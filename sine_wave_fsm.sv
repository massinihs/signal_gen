==> flow/design.v <==
module sine_wave_fsm #(
    parameter SAMPLE_DIV = 1000,
    parameter SAMPLES_PER_PERIOD = 200,
    parameter SPI_DIV = 8
)(
    input  logic clk,
    input  logic rst_n,
    input  logic [11:0] current_sample,
    output logic [7:0]  phase_index,
    output logic spi_cs_n,
    output logic spi_sck,
    output logic spi_mosi
);
    logic [9:0] sample_counter;
    logic sample_tick;
    always @(posedge clk or negedge rst_n) begin
        if (!rst_n) begin
            sample_counter <= 0;
            sample_tick <= 0;
        end else begin
            sample_tick <= 0;
            if (sample_counter >= SAMPLE_DIV - 1) begin
                sample_counter <= 0;
                sample_tick <= 1;
            end else begin
                sample_counter <= sample_counter + 1;
            end
        end
    end
    always @(posedge clk or negedge rst_n) begin
        if (!rst_n)
            phase_index <= 0;
        else if (sample_tick)
            phase_index <= (phase_index == SAMPLES_PER_PERIOD - 1)
                           ? 0 : phase_index + 1;
    end
    localparam IDLE = 1'd0;
    localparam TRANSMIT = 1'd1;
    logic spi_state;
    logic [15:0] spi_data;
    logic [4:0]  bit_counter;
    logic [3:0]  spi_clk_div;
    logic start_transmission;
    wire [15:0] dac_cmd = {4'b0011, current_sample};
    always @(posedge clk or negedge rst_n) begin
        if (!rst_n) begin
            spi_state <= IDLE;
            spi_cs_n <= 1;
            spi_sck <= 0;
            spi_mosi <= 0;
            bit_counter <= 0;
            spi_clk_div <= 0;
            start_transmission <= 0;
        end else begin
            if (sample_tick)
                start_transmission <= 1;
            case (spi_state)
                IDLE: begin
                    spi_cs_n <= 1;
                    spi_sck <= 0;
                    if (start_transmission) begin
                        spi_data <= dac_cmd;
                        bit_counter <= 15;
                        spi_cs_n <= 0;
                        spi_state <= TRANSMIT;  
                        spi_clk_div <= 0;
                        start_transmission <= 0;
                    end
                end
                TRANSMIT: begin
                    if (spi_clk_div >= SPI_DIV - 1) begin
                        spi_clk_div <= 0;
                        spi_sck <= ~spi_sck; 
                        if (spi_sck) begin
                            if (bit_counter == 0)
                                spi_state <= IDLE;
                            else
                                bit_counter <= bit_counter - 1;  
                        end else begin
                            spi_mosi <= spi_data[bit_counter];
                        end
                    end else begin
                        spi_clk_div <= spi_clk_div + 1; 
                    end
                end
            endcase
        end
    end
endmodule
From RTL to reports: sine_wave_fsm
The steps from the RTL of sine_wave_fsm to its reports follow in flow order.
Line numbers count from 1 in the design file above.
{"block": "setup", "design": "sine_wave_fsm", "clock": "clk", "cell_library": "sky130hd", "lib_corner": "tt_025C_1v80"}

Word-level counts
Counts by Yosys on the flattened word-level netlist (proc, flatten, opt, wreduce; memories kept). Register bits leave out memories and registers merged into their read ports (data or address). Print and check cells are left out. Cells with the same type and inputs are merged into one.
{"block": "word_totals", "reg_bits": 45, "out_inout_bits": 11, "elab_cells": 51}
{"block": "classes", "add_sub_neg": 4, "compare": 2, "eq_ne": 5, "shift": 1, "mux": 22, "bitwise": 2, "reduce_and_logical": 4}
{"block": "ops", "op": "2-to-1 mux 5 bit", "count": 4}
{"block": "ops", "op": "variable part select 16 x 5 -> 1 bit", "count": 1}
{"block": "ops", "op": "adder 10 x 1 -> 10 bit with constant B", "count": 1}
{"block": "ops", "op": "greater-or-equal comparator 10 bit with constant B", "count": 1}
{"block": "ops", "op": "parallel mux 5 bit (select 2 bit)", "count": 1}
{"block": "ops", "op": "2-to-1 mux 10 bit", "count": 1}
{"block": "ops", "op": "2-to-1 mux 1 bit", "count": 10}
{"block": "ops", "op": "adder 8 x 1 -> 8 bit with constant B", "count": 1}
{"block": "ops", "op": "equality test 8 bit with constant B", "count": 1}
{"block": "ops", "op": "parallel mux 4 bit (select 2 bit)", "count": 1}
{"block": "ops", "op": "2-to-1 mux 8 bit", "count": 1}
{"block": "ops", "op": "2-to-1 mux 4 bit", "count": 2}
{"block": "ops", "op": "inequality test 2 bit with constant B", "count": 3}
{"block": "ops", "op": "AND reduction 3 bit", "count": 2}
{"block": "ops", "op": "subtractor 5 x 1 -> 5 bit with constant B", "count": 1}
{"block": "ops", "op": "zero test 5 bit", "count": 1}
{"block": "ops", "op": "adder 4 x 1 -> 4 bit with constant B", "count": 1}
{"block": "ops", "op": "greater-or-equal comparator 4 x 3 -> 1 bit with constant B", "count": 1}
{"block": "ops", "op": "AND reduction 4 bit", "count": 1}
{"block": "ops", "op": "parallel mux 1 bit (select 2 bit)", "count": 2}
{"block": "ops", "op": "inverter 1 bit", "count": 2}
{"block": "ops", "op": "inequality test 2 x 1 -> 1 bit with constant B", "count": 1}

Logic depth
Depth = most cells in a row (Yosys ltp): at word level without a register or memory, in the mapped netlist without a sequential cell, where the memories' decode and read muxes count.
{"block": "depth", "word_depth": 5, "ABC_AREA": 0, "ltp_mapped": 7, "ltp_nobuf": 6}

After synthesis
Yosys stat after the flow's synthesis: flattened, memories mapped to cells. It holds for the ABC_AREA given above (unset counts as 0); a run with the other value may have another netlist.
{"block": "synth_totals", "stdcells": 168, "yosys_area_um2": 1996.9, "ff_cells": 45, "n_buf": 5}
{"block": "types", "cell": "sky130_fd_sc_hd__dfrtp_1", "count": 32, "type_area_um2": 800.768}
{"block": "types", "cell": "sky130_fd_sc_hd__edfxtp_1", "count": 12, "type_area_um2": 360.346}
{"block": "types", "cell": "sky130_fd_sc_hd__nor2_1", "count": 18, "type_area_um2": 67.565}
{"block": "types", "cell": "sky130_fd_sc_hd__xnor2_1", "count": 7, "type_area_um2": 61.309}
{"block": "types", "cell": "sky130_fd_sc_hd__ha_1", "count": 4, "type_area_um2": 50.048}
{"block": "types", "cell": "sky130_fd_sc_hd__mux2_2", "count": 4, "type_area_um2": 45.043}
{"block": "types", "cell": "sky130_fd_sc_hd__a31oi_1", "count": 6, "type_area_um2": 37.536}
{"block": "types", "cell": "sky130_fd_sc_hd__nand2_1", "count": 10, "type_area_um2": 37.536}
{"block": "types", "cell": "sky130_fd_sc_hd__o21ai_0", "count": 7, "type_area_um2": 35.034}
{"block": "types", "cell": "sky130_fd_sc_hd__xor2_1", "count": 4, "type_area_um2": 35.034}
{"block": "types", "cell": "sky130_fd_sc_hd__a21oi_1", "count": 6, "type_area_um2": 30.029}
{"block": "types", "cell": "sky130_fd_sc_hd__and4_1", "count": 3, "type_area_um2": 26.275}
{"block": "types", "cell": "sky130_fd_sc_hd__dfstp_2", "count": 1, "type_area_um2": 26.275}
{"block": "types", "cell": "sky130_fd_sc_hd__and3_1", "count": 4, "type_area_um2": 25.024}
{"block": "types", "cell": "sky130_fd_sc_hd__nand2b_1", "count": 4, "type_area_um2": 25.024}
{"block": "types", "cell": "sky130_fd_sc_hd__nand4_1", "count": 4, "type_area_um2": 25.024}
{"block": "types", "cell": "sky130_fd_sc_hd__mux4_2", "count": 1, "type_area_um2": 22.522}
{"block": "types", "cell": "sky130_fd_sc_hd__mux2i_1", "count": 2, "type_area_um2": 20.019}
Other cell types: 22; their cells: 39.

Path before layout
OpenSTA on the mapped netlist: ideal clock, no wires. The path of least setup slack (recovery checks aside). Input and output delay are each 20% of the period. Register names are those of the netlist, which keeps one name where synthesis merged equal registers.
{"block": "synth_timing", "path_kind": "register -> register", "start": "register bit_counter[0]", "end": "register bit_counter[3]", "tclk_ns": 3.0, "setup_ns": 0.129, "t_arrival_ns": 1.597, "path_slack_ns": 1.275, "delay_ns": 1.726, "driving_pins": 8, "path_buffers": 1, "synth_period_reached_ns": 1.725}
"delay_ns" is the arrival time less input delay plus setup time.
"driving_pins" counts driving pins, that of a launching flip-flop among them; a cell with two outputs on the path counts twice.
"synth_period_reached_ns" = period - worst setup slack (recovery checks aside). The figure is calculated, with input and output delays left at 20% of the set period.
The rows between start and end are the longest chain of elaborated cells between them; the timing report does not say that the signal goes this way. Where chains are equally long, one stands for them.
Each line given opens the expression or statement behind the cell; cells for indexed reads and writes are added by Yosys, which also makes memories of some case tables.
At most two assigning lines are given for a register; there are more.
{"block": "synth_via", "path_cell_list": "sky130_fd_sc_hd__dfrtp_1 sky130_fd_sc_hd__buf_2 sky130_fd_sc_hd__inv_1 sky130_fd_sc_hd__ha_1 sky130_fd_sc_hd__nor3b_1 sky130_fd_sc_hd__a31oi_1 sky130_fd_sc_hd__and4_1 sky130_fd_sc_hd__o21ai_0", "elab_chain_cells": 5, "cone_cells": 8, "lines_between": 5}
{"block": "synth_lines", "element": "start: declaration", "line": 41, "text": "logic [4:0]  bit_counter;"}
{"block": "synth_lines", "element": "start: assignment", "line": 51, "text": "bit_counter <= 0;"}
{"block": "synth_lines", "element": "start: assignment", "line": 78, "text": "bit_counter <= bit_counter - 1;"}
{"block": "synth_lines", "element": "subtractor 5 x 1 -> 5 bit", "line": 78}
{"block": "synth_lines", "element": "2-to-1 mux 5 bit", "line": 75, "text": "if (bit_counter == 0)"}
{"block": "synth_lines", "element": "2-to-1 mux 5 bit", "line": 74, "text": "if (spi_sck) begin"}
{"block": "synth_lines", "element": "2-to-1 mux 5 bit", "line": 71, "text": "if (spi_clk_div >= SPI_DIV - 1) begin"}
{"block": "synth_lines", "element": "parallel mux 5 bit (select 2 bit)", "line": 57, "text": "case (spi_state)"}
{"block": "synth_lines", "element": "end: assignment", "line": 51}
{"block": "synth_lines", "element": "end: assignment", "line": 78}
{"block": "synth_lines", "element": "end: declaration", "line": 41}

Worst path after layout
From the final timing report of run 1: the path of least setup slack in the routed layout; clock arrival at registers is part of the times.
{"block": "layout_timing", "path_kind": "register -> output", "start": "register spi_cs_n", "end": "output port spi_cs_n", "tclk_ns": 1.8, "out_delay_ns": 0.36, "t_arrival_ns": 1.35, "path_slack_ns": 0.09, "driving_pins": 2, "path_buffers": 1}
At most two assigning lines are given for a register; there are more.
{"block": "layout_via", "path_cell_list": "sky130_fd_sc_hd__dfstp_2 sky130_fd_sc_hd__clkdlybuf4s50_1", "elab_chain_cells": 0, "cone_cells": 0, "lines_between": 0}
{"block": "layout_lines", "element": "start: declaration", "line": 10, "text": "output logic spi_cs_n,"}
{"block": "layout_lines", "element": "start: assignment", "line": 48, "text": "spi_cs_n <= 1;"}
{"block": "layout_lines", "element": "start: assignment", "line": 59, "text": "spi_cs_n <= 1;"}
{"block": "layout_lines", "element": "end: declaration", "line": 10}

Memo
Re: implementation data of sine_wave_fsm

2 stored runs of sine_wave_fsm in the flow (synthesis by Yosys, layout by OpenROAD, sky130hd cells), in arbitrary order. Constraints: input delay and output delay 20% of the set period each, output load 0.01 pF.
"achieved_period_ns" is the run's clock period less its worst setup slack. It is reckoned from that one timing run; input and output delays stay at 20% of the period that was set.
"worst_path_allowed_less_slack_ns": the worst setup path's part of the clock period (all of it between registers, 20% less for each end at a port) less its slack. A launch clock that arrives late makes it longer, a capture clock that arrives late makes it shorter.

Run 1
==> flow/run.sh <==
#!/bin/bash
# the make line also repeats the synthesis and layout settings of config.mk as NAME=value (left out here)
make -C /OpenROAD-flow-scripts/flow DESIGN_CONFIG=/design/flow/config.mk WORK_HOME=/design/flow/orfs CLKGATE_MAP_FILE= finish
==> flow/config.mk <==
export PLATFORM = sky130hd
export DESIGN_NAME = sine_wave_fsm
export DESIGN_NICKNAME = sine_wave_fsm
export VERILOG_FILES = /design/flow/design.v
export SDC_FILE = /design/flow/constraint.sdc
export NUM_CORES = 4
export LEC_CHECK = 0
export CAP_MARGIN = 20
export CORE_MARGIN = 2
export CORE_UTILIZATION = 50
export SLEW_MARGIN = 20
==> flow/constraint.sdc <==
create_clock -name core_clock -period 1.8 [get_ports {clk}]
set_input_delay 0.3600 -clock core_clock [delete_from_list [all_inputs] [get_ports {clk}]]
set_output_delay 0.3600 -clock core_clock [all_outputs]
set_load 0.01 [all_outputs]

==> results of run 1, as JSON <==
{
  "achieved_period_ns": 1.710,
  "worst_path_allowed_less_slack_ns": 1.35,
  "worstPathKind": "register -> output",
  "final_hold_ws_ns": 0.458,
  "final_stdcell_area_um2": 2463.6,
  "design.die.area_um2": 4515.2,
  "yosys.chip_area_um2": 1996.9,
  "fin_ws_ns": 0.090
}

Run 2
==> flow/run.sh <==
#!/bin/bash
# the make line also repeats the synthesis and layout settings of config.mk as NAME=value (left out here)
make -C /OpenROAD-flow-scripts/flow DESIGN_CONFIG=/design/flow/config.mk WORK_HOME=/design/flow/orfs CLKGATE_MAP_FILE= finish
==> flow/config.mk <==
export PLATFORM = sky130hd
export DESIGN_NAME = sine_wave_fsm
export DESIGN_NICKNAME = sine_wave_fsm
export VERILOG_FILES = /design/flow/design.v
export SDC_FILE = /design/flow/constraint.sdc
export NUM_CORES = 4
export LEC_CHECK = 0
export CAP_MARGIN = 20
export CELL_PAD_IN_SITES_GLOBAL_PLACEMENT = 3
export CORE_MARGIN = 4
export CORE_UTILIZATION = 72
export CTS_CLUSTER_SIZE = 97
export PLACE_DENSITY = 0.56
export SLEW_MARGIN = 20
==> flow/constraint.sdc <==
create_clock -name core_clock -period 1.47 [get_ports {clk}]
set_input_delay 0.2940 -clock core_clock [delete_from_list [all_inputs] [get_ports {clk}]]
set_output_delay 0.2940 -clock core_clock [all_outputs]
set_load 0.01 [all_outputs]

==> results of run 2, as JSON <==
{
  "outcome": "unfinished; error GPL-0301 in placement"
}
